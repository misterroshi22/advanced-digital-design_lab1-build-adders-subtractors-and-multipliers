==> flow/design.v <==
module adder(A, B, Cin, S, Cout);
	input [7:0] A, B;
	input Cin;
	output [7:0] S;
	output Cout;
	wire [6:0] C;
	fa u0(A[0], B[0], Cin, S[0], C[0]);
	fa u1(A[1], B[1], C[0], S[1], C[1]);
	fa u2(A[2], B[2], C[1], S[2], C[2]);
	fa u3(A[3], B[3], C[2], S[3], C[3]);
	fa u4(A[4], B[4], C[3], S[4], C[4]);
	fa u5(A[5], B[5], C[4], S[5], C[5]);
	fa u6(A[6], B[6], C[5], S[6], C[6]);
	fa u7(A[7], B[7], C[6], S[7], Cout);
endmodule  
module d_FF(clk, reset_n, write_en, D, Q, Q_BAR);
	input clk, D;
	input reset_n, write_en;
	output Q, Q_BAR;
	wire D_BAR;
	jk_FF uut(clk, reset_n, write_en, D, D_BAR, Q, Q_BAR);
	not(D_BAR, D);
endmodule  
module fa(A, B, Cin, S, Cout);
	input A, B, Cin;
	output S, Cout;
	wire w0, w1, w2;
	xor(w0, A, B);
	xor(S, w0, Cin);
	and(w1, A, B);
	and(w2, w0, Cin);
	or(Cout, w1, w2);
endmodule  
module jk_FF(clk, reset_n, write_en, S, R, Q, Q_BAR);
	input clk;
	input reset_n, write_en;
	input S, R;
	output Q, Q_BAR;
   reg q;  
   always @ (posedge clk or posedge reset_n) begin
		if(reset_n) begin
			q <= 0;
		end
		else if(write_en) begin
			case ({S,R})  
				2'b00 :  q <= q;  
				2'b01 :  q <= 0;  
				2'b10 :  q <= 1;  
				2'b11 :  q <= ~q;  
			endcase 
		end
	end
	assign Q = q;
	assign Q_BAR = ~q;
endmodule  
module logical_and(A, B, Y);
	input [7:0] A;
	input B;
	output [7:0] Y;
	and(Y[0],A[0],B);
	and(Y[1],A[1],B);
	and(Y[2],A[2],B);
	and(Y[3],A[3],B);
	and(Y[4],A[4],B);
	and(Y[5],A[5],B);
	and(Y[6],A[6],B);
	and(Y[7],A[7],B);
endmodule  
module multiplier_8bit(A, B, P);
	input [7:0] A, B;
	output [15:0] P;
	wire [7:0] S[7:0];
	wire [7:0] Y[7:0];
   wire Cout[7:0];
	wire VCC, GND;
	logical_and a0(A, B[0], Y[0]);
	logical_and a1(A, B[1], Y[1]);
	adder p1({1'b0, Y[0][7:1]}, Y[1], GND, S[1], Cout[1]);
	logical_and a2(A, B[2], Y[2]);
	adder p2({Cout[1], S[1][7:1]}, Y[2], GND, S[2], Cout[2]);
	logical_and a3(A, B[3], Y[3]);
	adder p3({Cout[2], S[2][7:1]}, Y[3], GND, S[3], Cout[3]);
	logical_and a4(A, B[4], Y[4]);
	adder p4({Cout[3], S[3][7:1]}, Y[4], GND, S[4], Cout[4]);
	logical_and a5(A, B[5], Y[5]);
	adder p5({Cout[4], S[4][7:1]}, Y[5], GND, S[5], Cout[5]);
	logical_and a6(A, B[6], Y[6]);
	adder p6({Cout[5], S[5][7:1]}, Y[6], GND, S[6], Cout[6]);
	logical_and a7(A, B[7], Y[7]);
	adder p7({Cout[6], S[6][7:1]}, Y[7], GND, S[7], Cout[7]);
	assign VCC = 1'b1;
	assign GND = 1'b0;
	assign P = {Cout[7], S[7][7:0], S[6][0], S[5][0], S[4][0], S[3][0], S[2][0], S[1][0], Y[0][0]};
endmodule  
module multiplier_8bit_reg(clk, reset_n, EA, EB, A, B, P);
	input clk, reset_n;
	input EA, EB;
	input [7:0] A, B;
	output [15:0] P;
	wire VCC, GND;
	wire [7:0] m_A, m_B;
	wire [15:0] m_P;
	wire EP;
	register reg_A(clk, reset_n, EA, A, m_A); 
	register reg_B(clk, reset_n, EB, B, m_B);
	multiplier_8bit mul(m_A, m_B, m_P);
	register_16bit reg_P(clk, reset_n, EP, m_P, P);
	assign VCC = 1'b1;
	assign GND = 1'b0;
	assign EP = VCC;
endmodule  
module register(clk, reset_n, write_en, d, Q);
	input clk;
	input reset_n, write_en;
	input [7:0] d;
	output [7:0] Q;
	d_FF u0(clk, reset_n, write_en, d[0], Q[0],);
	d_FF u1(clk, reset_n, write_en, d[1], Q[1],);
	d_FF u2(clk, reset_n, write_en, d[2], Q[2],);
	d_FF u3(clk, reset_n, write_en, d[3], Q[3],);
	d_FF u4(clk, reset_n, write_en, d[4], Q[4],);
	d_FF u5(clk, reset_n, write_en, d[5], Q[5],);
	d_FF u6(clk, reset_n, write_en, d[6], Q[6],);
	d_FF u7(clk, reset_n, write_en, d[7], Q[7],);
endmodule  
module register_16bit(clk, reset_n, write_en, d, Q);
	input clk;
	input reset_n, write_en;
	input [15:0] d;
	output [15:0] Q;
	d_FF u0(clk, reset_n, write_en, d[0], Q[0],);
	d_FF u1(clk, reset_n, write_en, d[1], Q[1],);
	d_FF u2(clk, reset_n, write_en, d[2], Q[2],);
	d_FF u3(clk, reset_n, write_en, d[3], Q[3],);
	d_FF u4(clk, reset_n, write_en, d[4], Q[4],);
	d_FF u5(clk, reset_n, write_en, d[5], Q[5],);
	d_FF u6(clk, reset_n, write_en, d[6], Q[6],);
	d_FF u7(clk, reset_n, write_en, d[7], Q[7],);
	d_FF u8(clk, reset_n, write_en, d[8], Q[8],);
	d_FF u9(clk, reset_n, write_en, d[9], Q[9],);
	d_FF u10(clk, reset_n, write_en, d[10], Q[10],);
	d_FF u11(clk, reset_n, write_en, d[11], Q[11],);
	d_FF u12(clk, reset_n, write_en, d[12], Q[12],);
	d_FF u13(clk, reset_n, write_en, d[13], Q[13],);
	d_FF u14(clk, reset_n, write_en, d[14], Q[14],);
	d_FF u15(clk, reset_n, write_en, d[15], Q[15],);
endmodule  
# From RTL to reports: multiplier_8bit_reg
# The steps from the RTL of multiplier_8bit_reg to its reports follow in flow order.
# Line numbers count from 1 in the design file above.
# Operators carry their Yosys type and port widths (W data, S select, Z words).
# Library cell names are shortened.
# Not given: -
dict set report design {
  top {multiplier_8bit_reg}
  clk_port {clk}
  library {sky130hd}
  corner {tt_025C_1v80}
}

# Elaborated design
# Source: Yosys, flattened and elaborated, memories not mapped. Widths are those after wreduce. Registers that Yosys merges into a memory's read port (data or address) are not register bits. Print and check cells do not count. Equal cells are merged and count once.
dict set report word_totals {
  elab_cells 608
  register_bits 32
  inputBits 20
  output_inout_bits 16
}
dict set report op_classes {
  eq_ne 96
  bitwise 400
  reduce_and_logical 48
  muxes 32
}
# operator n
set op_table {}
lappend op_table {{$and A1 B1 Y1} 168}
lappend op_table {{$eq A2 B2 Y1 const B} 64}
lappend op_table {{$xor A1 B1 Y1} 104}
lappend op_table {{$pmux W1 S3} 32}
lappend op_table {{$not A1 Y1} 80}
lappend op_table {{$eq A2 B1 Y1 const B} 32}
lappend op_table {{$logic_not A2 Y1} 32}
lappend op_table {{$or A1 B1 Y1} 48}
lappend op_table {{$reduce_and A2 Y1} 16}

# Depth
# Longest topological path by Yosys (ltp), each cell counted once; first at word level (registers and memories cut), then after technology mapping (sequential cells cut; the memories' decode and read muxes count).
dict set report logic_depth {
  ltp_word 43
  abc_area 0
  depth_mapped 36
}

# Synthesis result
# Yosys stat after the flow's synthesis: flattened, memories mapped to cells. It holds for the ABC_AREA given above (unset counts as 0); a run with the other value may have another netlist.
# Totals and module areas in this step are rounded.
# cell n area_total_um2
set types {}
lappend types {fa_1 48 960.922}
lappend types {dfrtp_1 32 800.768}
lappend types {and2_1 52 325.312}
lappend types {mux2_4 16 240.23}
lappend types {inv_1 40 150.144}
lappend types {buf_4 16 120.115}
lappend types {ha_1 8 100.096}
lappend types {nand2_1 12 45.043}
lappend types {buf_6 2 22.522}
lappend types {clkbuf_2 1 5.005}
dict set report synth_totals {
  cells 227
  buf_cells 19
  area_um2 2770
  ff_cells 32
}
# The figures by module come from a second, unflattened synthesis with its own total; it is not the netlist above.
dict set report hier_totals {
  hier_cells 315
  hier_area_um2 3060
}
# Each row is one instance without its submodules.
# module mod_seq_area_um2 n_inst n_cells area_um2
set by_module {}
lappend by_module {jk_FF 25.0 32 5 43.8}
lappend by_module {fa 0.0 56 1 20.0}
lappend by_module {logical_and 0.0 8 8 50.0}
lappend by_module {d_FF 0.0 32 1 3.8}
lappend by_module {multiplier_8bit 0.0 1 2 11.3}
lappend by_module {multiplier_8bit_reg 0.0 1 1 3.8}
lappend by_module {adder 0.0 7 0 0.0}
lappend by_module {register 0.0 2 0 0.0}
lappend by_module {register_16bit 0.0 1 0 0.0}

# Timing after synthesis
# OpenSTA on the mapped netlist: ideal clock, no wires. The path of least setup slack (recovery checks aside). Input and output delay are each 20% of the period. Register names are those of the netlist, which keeps one name where synthesis merged equal registers.
dict set report synth_timing {
  path_kind {reg-to-reg}
  from {register reg_A.u1.uut.q}
  to {register reg_P.u14.uut.q}
  period_ns 13.2
  launch_ns 0.000
  path_delay_ns 9.077
  t_required_ns 13.086
  path_buffers 1
  setup_time_ns 0.114
  slack_ns 4.124
  t_arrival_ns 8.963
  stages 29
  synth_period_reached_ns 9.076
}
# "path_delay_ns" = arrival - input delay + setup time.
# "stages" counts driving pins, that of a launching flip-flop among them; a cell with two outputs on the path counts twice.
# "synth_period_reached_ns" = period - worst setup slack (recovery checks aside). The figure is calculated, with input and output delays left at 20% of the set period.
# The rows between start and end are the longest chain of elaborated cells between them; the timing report does not say that the signal goes this way. Where chains are equally long, one stands for them.
# A line is the first line of the expression or statement that the cell stems from. Yosys adds cells for indexed reads and writes and turns some case tables into memories.
# A register here has more assigning lines than the two given.
dict set report synth_between {
  path_cell_list {dfrtp_1 clkbuf_2 and2_1 ha_1 inv_1 fa_1 inv_1 fa_1 fa_1 fa_1 fa_1 fa_1 fa_1 fa_1 inv_1 fa_1 inv_1 fa_1 fa_1 fa_1 fa_1 fa_1 fa_1 fa_1 fa_1 inv_1 fa_1 fa_1 inv_1}
  elab_chain_cells 42
}
# item line_no
set synth_rtl {}
lappend synth_rtl {{from (decl)} 39} ;# reg q;
lappend synth_rtl {{from (assign)} 46} ;# 2'b00 : q <= q;
lappend synth_rtl {{from (assign)} 49} ;# 2'b11 : q <= ~q;
lappend synth_rtl {{$and A1 B1 Y1} 61} ;# and(Y[1],A[1],B);
lappend synth_rtl {{$xor A1 B1 Y1} 28} ;# xor(w0, A, B);
lappend synth_rtl {{$and A1 B1 Y1} 31} ;# and(w2, w0, Cin);
lappend synth_rtl {{$or A1 B1 Y1} 32} ;# or(Cout, w1, w2);
lappend synth_rtl {{$and A1 B1 Y1} 31}
lappend synth_rtl {{$or A1 B1 Y1} 32}
lappend synth_rtl {{$and A1 B1 Y1} 31}
lappend synth_rtl {{[28 not listed]} -}
lappend synth_rtl {{$xor A1 B1 Y1} 28}
lappend synth_rtl {{$and A1 B1 Y1} 31}
lappend synth_rtl {{$or A1 B1 Y1} 32}
lappend synth_rtl {{$xor A1 B1 Y1} 29} ;# xor(S, w0, Cin);
lappend synth_rtl {{$not A1 Y1} 22} ;# not(D_BAR, D);
lappend synth_rtl {{$eq A2 B2 Y1} 45} ;# case ({S,R})
lappend synth_rtl {{$pmux W1 S3} 45}
lappend synth_rtl {{to (assign)} 46}
lappend synth_rtl {{to (assign)} 49}
lappend synth_rtl {{to (decl)} 39}

# Path in the finished layout
# From the final timing report of run A: the path of least setup slack in the routed layout; clock arrival at registers is part of the times.
dict set report layout_timing {
  path_kind {reg-to-reg}
  from {register reg_B.u0.uut.q}
  to {register reg_P.u14.uut.q}
  t_arrival_ns 9.55
  stages 26
  setup_time_ns 0.10
  slack_ns 5.33
  launch_ns 0.28
  path_buffers 0
  period_ns 14.7
  t_required_ns 14.88
}
# The rows between start and end are the longest chain of elaborated cells between them; the timing report does not say that the signal goes this way. Where chains are equally long, one stands for them.
# A register here has more assigning lines than the two given.
dict set report layout_between {
  path_cell_list {dfrtp_1 and2_1 ha_1 inv_1 fa_1 inv_1 fa_1 fa_1 fa_1 fa_1 fa_1 fa_1 fa_1 fa_1 fa_1 fa_1 fa_1 fa_1 fa_1 fa_1 fa_1 fa_1 inv_1 fa_1 fa_1 inv_1}
  elab_chain_cells 42
}
# item line_no
set layout_rtl {}
lappend layout_rtl {{from (decl)} 39} ;# reg q;
lappend layout_rtl {{from (assign)} 46} ;# 2'b00 : q <= q;
lappend layout_rtl {{from (assign)} 49} ;# 2'b11 : q <= ~q;
lappend layout_rtl {{$and A1 B1 Y1} 62} ;# and(Y[2],A[2],B);
lappend layout_rtl {{$xor A1 B1 Y1} 28} ;# xor(w0, A, B);
lappend layout_rtl {{$and A1 B1 Y1} 31} ;# and(w2, w0, Cin);
lappend layout_rtl {{$or A1 B1 Y1} 32} ;# or(Cout, w1, w2);
lappend layout_rtl {{$and A1 B1 Y1} 31}
lappend layout_rtl {{$or A1 B1 Y1} 32}
lappend layout_rtl {{$and A1 B1 Y1} 31}
lappend layout_rtl {{[28 not listed]} -}
lappend layout_rtl {{$xor A1 B1 Y1} 28}
lappend layout_rtl {{$and A1 B1 Y1} 31}
lappend layout_rtl {{$or A1 B1 Y1} 32}
lappend layout_rtl {{$xor A1 B1 Y1} 29} ;# xor(S, w0, Cin);
lappend layout_rtl {{$not A1 Y1} 22} ;# not(D_BAR, D);
lappend layout_rtl {{$eq A2 B2 Y1} 45} ;# case ({S,R})
lappend layout_rtl {{$pmux W1 S3} 45}
lappend layout_rtl {{to (assign)} 46}
lappend layout_rtl {{to (assign)} 49}
lappend layout_rtl {{to (decl)} 39}

Appendix: measured runs

Design multiplier_8bit_reg on sky130hd. What follows are 2 stored runs of the flow, each under its own settings; their order means nothing. The constraints put input and output delay at 20% of the set period each and load the outputs with 0.01 pF.
"critical_path_time_ns": the worst setup path's part of the clock period (all of it between registers, 20% less for each end at a port) less its slack. A launch clock that arrives late makes it longer, a capture clock that arrives late makes it shorter.
"total_power_mw" rests on the timing tool's default activity at the inputs, not on a simulated workload.
The measured numbers are rounded.

# run A
==> flow/run.sh <==
#!/bin/bash
# the make line also repeats the synthesis and layout settings of config.mk as NAME=value (left out here)
make -C /OpenROAD-flow-scripts/flow DESIGN_CONFIG=/design/flow/config.mk WORK_HOME=/design/flow/orfs CLKGATE_MAP_FILE= finish
==> flow/config.mk <==
export PLATFORM = sky130hd
export DESIGN_NAME = multiplier_8bit_reg
export DESIGN_NICKNAME = multiplier_8bit_reg
export VERILOG_FILES = /design/flow/design.v
export SDC_FILE = /design/flow/constraint.sdc
export NUM_CORES = 4
export LEC_CHECK = 0
export ABC_AREA = 0
export CAP_MARGIN = 5
export CELL_PAD_IN_SITES_GLOBAL_PLACEMENT = 0
export CORE_MARGIN = 2
export CORE_UTILIZATION = 29
export CTS_CLUSTER_SIZE = 20
export MIN_ROUTING_LAYER = met1
export SLEW_MARGIN = 0
==> flow/constraint.sdc <==
create_clock -name core_clock -period 14.7 [get_ports {clk}]
set_input_delay 2.9400 -clock core_clock [delete_from_list [all_inputs] [get_ports {clk}]]
set_output_delay 2.9400 -clock core_clock [all_outputs]
set_load 0.01 [all_outputs]

==> run A: results <==
synth_chip_area_um2=2770
critical_path_time_ns=9.37
worstPathKind="reg-to-reg"
total_power_mw=0.688
fin_tns_ns=0.000
final_hold_ws_ns=0.666
cell_area_final_um2=3230
ws_setup_ns=5.33
total_die_area_um2=10400

# run B
==> flow/run.sh <==
#!/bin/bash
# the make line also repeats the synthesis and layout settings of config.mk as NAME=value (left out here)
make -C /OpenROAD-flow-scripts/flow DESIGN_CONFIG=/design/flow/config.mk WORK_HOME=/design/flow/orfs CLKGATE_MAP_FILE= finish
==> flow/config.mk <==
export PLATFORM = sky130hd
export DESIGN_NAME = multiplier_8bit_reg
export DESIGN_NICKNAME = multiplier_8bit_reg
export VERILOG_FILES = /design/flow/design.v
export SDC_FILE = /design/flow/constraint.sdc
export NUM_CORES = 4
export LEC_CHECK = 0
export CAP_MARGIN = 20
export CORE_MARGIN = 2
export CORE_UTILIZATION = 40
export SLEW_MARGIN = 20
==> flow/constraint.sdc <==
create_clock -name core_clock -period 19.4 [get_ports {clk}]
set_input_delay 3.8800 -clock core_clock [delete_from_list [all_inputs] [get_ports {clk}]]
set_output_delay 3.8800 -clock core_clock [all_outputs]
set_load 0.01 [all_outputs]

==> run B: results <==
synth_chip_area_um2=2770
critical_path_time_ns=9.29
worstPathKind="reg-to-reg"
total_power_mw=0.520
fin_tns_ns=0.000
final_hold_ws_ns=0.649
cell_area_final_um2=3150
ws_setup_ns=10.1
total_die_area_um2=7610
