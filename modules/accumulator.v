==> flow/design.v <==
module accumulator(clk, reset_n, A, S, overflow, carry);
	input clk, reset_n;
	input [7:0] A;
	output [7:0] S;
	output overflow, carry;
	wire VCC, GND, write_en;
	wire V_in, V_out, Cout_in, Cout_out;
	wire [7:0] A_in, A_out, S_in, S_out;
	register A_reg(clk, reset_n, write_en, A_in, A_out);
	register S_reg(clk, reset_n, write_en, S_in, S_out);
	adder main_adder(S_out, A_out, GND, S_in, Cout_in);
	overflow_detection_unit odu(A_out, S_out, S_in, V_in);
	d_FF V_FF(clk, reset_n, write_en, V_in, V_out, );
	d_FF C_FF(clk, reset_n, write_en, Cout_in, Cout_out, );
	assign VCC = 1'b1;
	assign GND = 1'b0;
	assign write_en = VCC;
	assign A_in = A;
	assign overflow = V_out;
	assign carry = Cout_out;
	assign S = S_out;
endmodule  
module adder(A, B, Cin, S, Cout);
	input [7:0] A, B;
	input Cin;
	output [7:0] S;
	output Cout;
	wire [6:0] C;
	fa u0(A[0], B[0], Cin, S[0], C[0]);
	fa u1(A[1], B[1], C[0], S[1], C[1]);
	fa u2(A[2], B[2], C[1], S[2], C[2]);
	fa u3(A[3], B[3], C[2], S[3], C[3]);
	fa u4(A[4], B[4], C[3], S[4], C[4]);
	fa u5(A[5], B[5], C[4], S[5], C[5]);
	fa u6(A[6], B[6], C[5], S[6], C[6]);
	fa u7(A[7], B[7], C[6], S[7], Cout);
endmodule  
module d_FF(clk, reset_n, write_en, D, Q, Q_BAR);
	input clk, D;
	input reset_n, write_en;
	output Q, Q_BAR;
	wire D_BAR;
	jk_FF uut(clk, reset_n, write_en, D, D_BAR, Q, Q_BAR);
	not(D_BAR, D);
endmodule  
module fa(A, B, Cin, S, Cout);
	input A, B, Cin;
	output S, Cout;
	wire w0, w1, w2;
	xor(w0, A, B);
	xor(S, w0, Cin);
	and(w1, A, B);
	and(w2, w0, Cin);
	or(Cout, w1, w2);
endmodule  
module jk_FF(clk, reset_n, write_en, S, R, Q, Q_BAR);
	input clk;
	input reset_n, write_en;
	input S, R;
	output Q, Q_BAR;
   reg q;  
   always @ (posedge clk or posedge reset_n) begin
		if(reset_n) begin
			q <= 0;
		end
		else if(write_en) begin
			case ({S,R})  
				2'b00 :  q <= q;  
				2'b01 :  q <= 0;  
				2'b10 :  q <= 1;  
				2'b11 :  q <= ~q;  
			endcase 
		end
	end
	assign Q = q;
	assign Q_BAR = ~q;
endmodule  
module overflow_detection_unit(A, B, S, V);
	input [7:0] A, B, S; 
	output V;
	wire v0, v1;
	wire A_BAR, B_BAR, S_BAR;
	not(A_BAR,A[7]);
	not(B_BAR,B[7]);
	not(S_BAR,S[7]);
	and(v0, A[7], B[7], S_BAR);
	and(v1, A_BAR, B_BAR, S[7]);
	or(V, v0, v1);
endmodule  
module register(clk, reset_n, write_en, d, Q);
	input clk;
	input reset_n, write_en;
	input [7:0] d;
	output [7:0] Q;
	d_FF u0(clk, reset_n, write_en, d[0], Q[0],);
	d_FF u1(clk, reset_n, write_en, d[1], Q[1],);
	d_FF u2(clk, reset_n, write_en, d[2], Q[2],);
	d_FF u3(clk, reset_n, write_en, d[3], Q[3],);
	d_FF u4(clk, reset_n, write_en, d[4], Q[4],);
	d_FF u5(clk, reset_n, write_en, d[5], Q[5],);
	d_FF u6(clk, reset_n, write_en, d[6], Q[6],);
	d_FF u7(clk, reset_n, write_en, d[7], Q[7],);
endmodule  
======== Reports on accumulator ========
What the tools print for accumulator, step after step.
Line numbers count from 1 in the design file above.
Operators carry their Yosys type and port widths (W data, S select, Z words).
Library cell names are shortened.
The mark -- stands for no value.
set-up
  top module .............................. accumulator
  clock input ............................. clk
  library ................................. sky130hd
  timing corner ........................... tt_025C_1v80

======== Word-level counts ========
Yosys after proc, flatten, opt, wreduce and memory -nomap, before mapping. Memory bits, and registers merged into a memory's read port (data or address), are not among the register bits. Print and check cells are not counted. Equal cells are merged and count once.
cells by class
  equal/unequal tests ..................... 54
  muxes and demuxes ....................... 18
  bitwise operators ....................... 77
  reductions and logical operators ........ 18
operators by type and width
  operator              number
  $eq A2 B2 Y1 const B  36
  $pmux W1 S3           18
  $not A1 Y1            36
  $eq A2 B1 Y1 const B  18
  $logic_not A2 Y1      18
  $and A1 B1 Y1         18
  $xor A1 B1 Y1         15
  $or A1 B1 Y1          8
storage and ports
  register bits after elaboration ......... 18
  input bits .............................. 10
  output and inout bits ................... 10
  word-level cells ........................ 185

======== Depth ========
Yosys ltp: most cells in a row. Word level: on the elaborated netlist, between registers, memories and ports. Mapped: between sequential cells and ports; inverters and the memories' decode and read muxes count.
logic depth
  depth in word-level cells ............... 20
  ABC_AREA ................................ 0
  mapped depth ............................ 10
  depth with buffers taken out ............ 10

======== Synthesis result ========
The flow's flattened synthesis, as Yosys stat reports it; memories are mapped. The netlist is that of the ABC_AREA named above (0 if unset); the other value can give another one.
mapped netlist
  mapped cells ............................ 43
  synthesis area .......................... 725.7 µm²
  sequential part of the area ............. 450.4 µm²
  flip-flops .............................. 18
  buffers ................................. 8
cells by type
  cell     number  total area (µm²)
  dfrtp_1  18      450.432
  fa_1     7       140.134
  buf_4    8       60.058
  ha_1     3       37.536
  inv_1    6       22.522
  mux2_4   1       15.014
By module: a second synthesis without flattening, with its own total; a netlist apart from the flattened one above.
second synthesis, totals
  cells (unflattened synthesis) ........... 121
  area total of the unflattened synthesis .. 1,046.0 µm²
Rows give one instance, submodules left out.
modules
  module                   times used  cells  area (µm²)  sequential area (µm²)
  jk_FF                    18          5      43.8        25.0
  fa                       8           1      20.0        0.0
  d_FF                     18          1      3.8         0.0
  overflow_detection_unit  1           3      22.5        0.0
  accumulator              1           2      7.5         0.0
  adder                    1           0      0.0         0.0
  register                 2           0      0.0         0.0

======== Worst setup path after synthesis ========
Path of least setup slack by OpenSTA after synthesis, without wires, with an ideal clock, recovery checks aside; 20% of the period is set as input and as output delay. Where synthesis merged equal registers, the netlist keeps one of their names.
timing after synthesis
  path kind ............................... register to register
  from .................................... register S_reg.u0.uut.q
  to ...................................... register V_FF.uut.q
  clock period ............................ 3.88 ns
  setup time .............................. 0.125 ns
  time at the first pin ................... 0.000 ns
  arrival ................................. 3.584 ns
  required time ........................... 3.755 ns
  setup slack ............................. 0.171 ns
  delay of the path ....................... 3.709 ns
  stages on the path ...................... 11
  path buffers ............................ 0
  synthesis period reached ................ 3.709 ns
"delay of the path" is the arrival time less input delay plus setup time.
"stages on the path": output pins that drive a net of the path, with the launching flip-flop's if there is one; two outputs of one cell count as two.
"synthesis period reached" = period - worst setup slack (recovery checks aside). The figure is calculated, with input and output delays left at 20% of the set period.
Between the ends stands the longest chain of elaborated cells between them, by number of cells; it is not shown to be the way that was timed. Of several equally long chains one is given.
A line is the first line of the expression or statement that the cell stems from. Yosys adds cells for indexed reads and writes and turns some case tables into memories.
A register here has more assigning lines than the two given.
between the ends, after synthesis
  cells stage by stage .................... dfrtp_1 -> ha_1 -> fa_1 -> fa_1 -> fa_1 -> fa_1 -> fa_1 -> fa_1 -> inv_1 -> fa_1 -> mux2_4
  length of the longest elaborated chain .. 20
  elaborated cells on any way between the ends .. 24
  those cells by class .................... eq/ne (3); mux (1); logic (19); reduce/logical (1)
ends and longest elaborated chain, after synthesis
  element           RTL line  RTL
  from (decl)       61        reg q;
  from (assign)     68        2'b00 : q <= q;
  from (assign)     71        2'b11 : q <= ~q;
  $and A1 B1 Y1     52        and(w1, A, B);
  $and A1 B1 Y1     53        and(w2, w0, Cin);
  $or A1 B1 Y1      54        or(Cout, w1, w2);
  $and A1 B1 Y1     53
  $or A1 B1 Y1      54
  $and A1 B1 Y1     53
  $or A1 B1 Y1      54
  [... 6 more ...]  --
  $xor A1 B1 Y1     51        xor(S, w0, Cin);
  $not A1 Y1        85        not(S_BAR,S[7]);
  $and A1 B1 Y1     86        and(v0, A[7], B[7], S_BAR);
  $or A1 B1 Y1      88        or(V, v0, v1);
  $not A1 Y1        44        not(D_BAR, D);
  $eq A2 B2 Y1      67        case ({S,R})
  $pmux W1 S3       67
  to (assign)       68
  to (assign)       71
  to (decl)         61

======== Path in the finished layout ========
Path of least setup slack in the final report of job 1 (OpenROAD, finished layout, wires in). Where an end is a register, its clock arrival counts in the times.
timing post-layout
  path kind ............................... register to register
  from .................................... register A_reg.u0.uut.q
  to ...................................... register V_FF.uut.q
  clock period ............................ 5.75 ns
  setup time .............................. 0.11 ns
  time at the first pin ................... 0.28 ns
  arrival ................................. 4.02 ns
  required time ........................... 5.92 ns
  setup slack ............................. 1.91 ns
  stages on the path ...................... 11
  path buffers ............................ 0
Between the ends stands the longest chain of elaborated cells between them, by number of cells; it is not shown to be the way that was timed. Of several equally long chains one is given.
A register here has more assigning lines than the two given.
between the ends, post-layout
  cells stage by stage .................... dfrtp_1 -> ha_1 -> fa_1 -> fa_1 -> fa_1 -> fa_1 -> fa_1 -> fa_1 -> inv_1 -> fa_1 -> mux2_4
  length of the longest elaborated chain .. 20
  elaborated cells on any way between the ends .. 24
  those cells by class .................... eq/ne (3); mux (1); logic (19); reduce/logical (1)
ends and longest elaborated chain, post-layout
  element           RTL line  RTL
  from (decl)       61        reg q;
  from (assign)     68        2'b00 : q <= q;
  from (assign)     71        2'b11 : q <= ~q;
  $and A1 B1 Y1     52        and(w1, A, B);
  $and A1 B1 Y1     53        and(w2, w0, Cin);
  $or A1 B1 Y1      54        or(Cout, w1, w2);
  $and A1 B1 Y1     53
  $or A1 B1 Y1      54
  $and A1 B1 Y1     53
  $or A1 B1 Y1      54
  [... 6 more ...]  --
  $xor A1 B1 Y1     51        xor(S, w0, Cin);
  $not A1 Y1        85        not(S_BAR,S[7]);
  $and A1 B1 Y1     86        and(v0, A[7], B[7], S_BAR);
  $or A1 B1 Y1      88        or(V, v0, v1);
  $not A1 Y1        44        not(D_BAR, D);
  $eq A2 B2 Y1      67        case ({S,R})
  $pmux W1 S3       67
  to (assign)       68
  to (assign)       71
  to (decl)         61

Memo
Re: implementation data of accumulator

Measured data: module accumulator, platform sky130hd, 2 stored runs of the flow under differing settings, order arbitrary. Input and output delays are each 20% of the period that was set; the output load is 0.01 pF.
"period achieved" means the clock period less the worst setup slack. The figure is calculated, with input and output delays left at 20% of the set period.
"worst setup path time" = time allowed to the worst setup path (clock period - input delay - output delay, where it has them) - its slack; a late launch clock adds to it, a late capture clock takes from it.
"total power of the final layout" rests on the timing tool's default activity at the inputs, not on a simulated workload.

---- job 1 ----
settings
  period_ns = 5.75
  CORE_UTILIZATION = 22
  SETUP_SLACK_MARGIN = 1.49
  CELL_PAD_IN_SITES_GLOBAL_PLACEMENT = 1
  GPL_TIMING_DRIVEN = 0
  CTS_CLUSTER_SIZE = 41
  CAP_MARGIN = 20
  CORE_MARGIN = 2
  SLEW_MARGIN = 20
results
  die outline area ........................ 3,774.3 µm²
  period achieved ......................... 3.844 ns
  post-layout utilization ................. 0.325
  setup slack of the worst path ........... 1.906 ns
  area of the standard cells in the finished layout .. 1,007.2 µm²
  worst setup path time ................... 3.84 ns
  type of the worst setup path ............ register to register
  worst hold slack in the final report .... 0.491 ns
  total power of the final layout ......... 485.4 uW
  post-synthesis cell area ................ 725.7 µm²
  total negative setup slack .............. 0.000 ns

---- job 2 ----
settings
  period_ns = 5.48
  CORE_UTILIZATION = 71
  PLACE_DENSITY_LB_ADDON = 0.28
  HOLD_SLACK_MARGIN = -0.03
  CORE_ASPECT_RATIO = 0.71
  CELL_PAD_IN_SITES_DETAIL_PLACEMENT = 0
  TNS_END_PERCENT = 55
  CTS_CLUSTER_DIAMETER = 113
  CAP_MARGIN = 30
  MIN_ROUTING_LAYER = met2
  CORE_MARGIN = 2
  SLEW_MARGIN = 20
results
  unfinished; error PDN-0185 in floorplanning
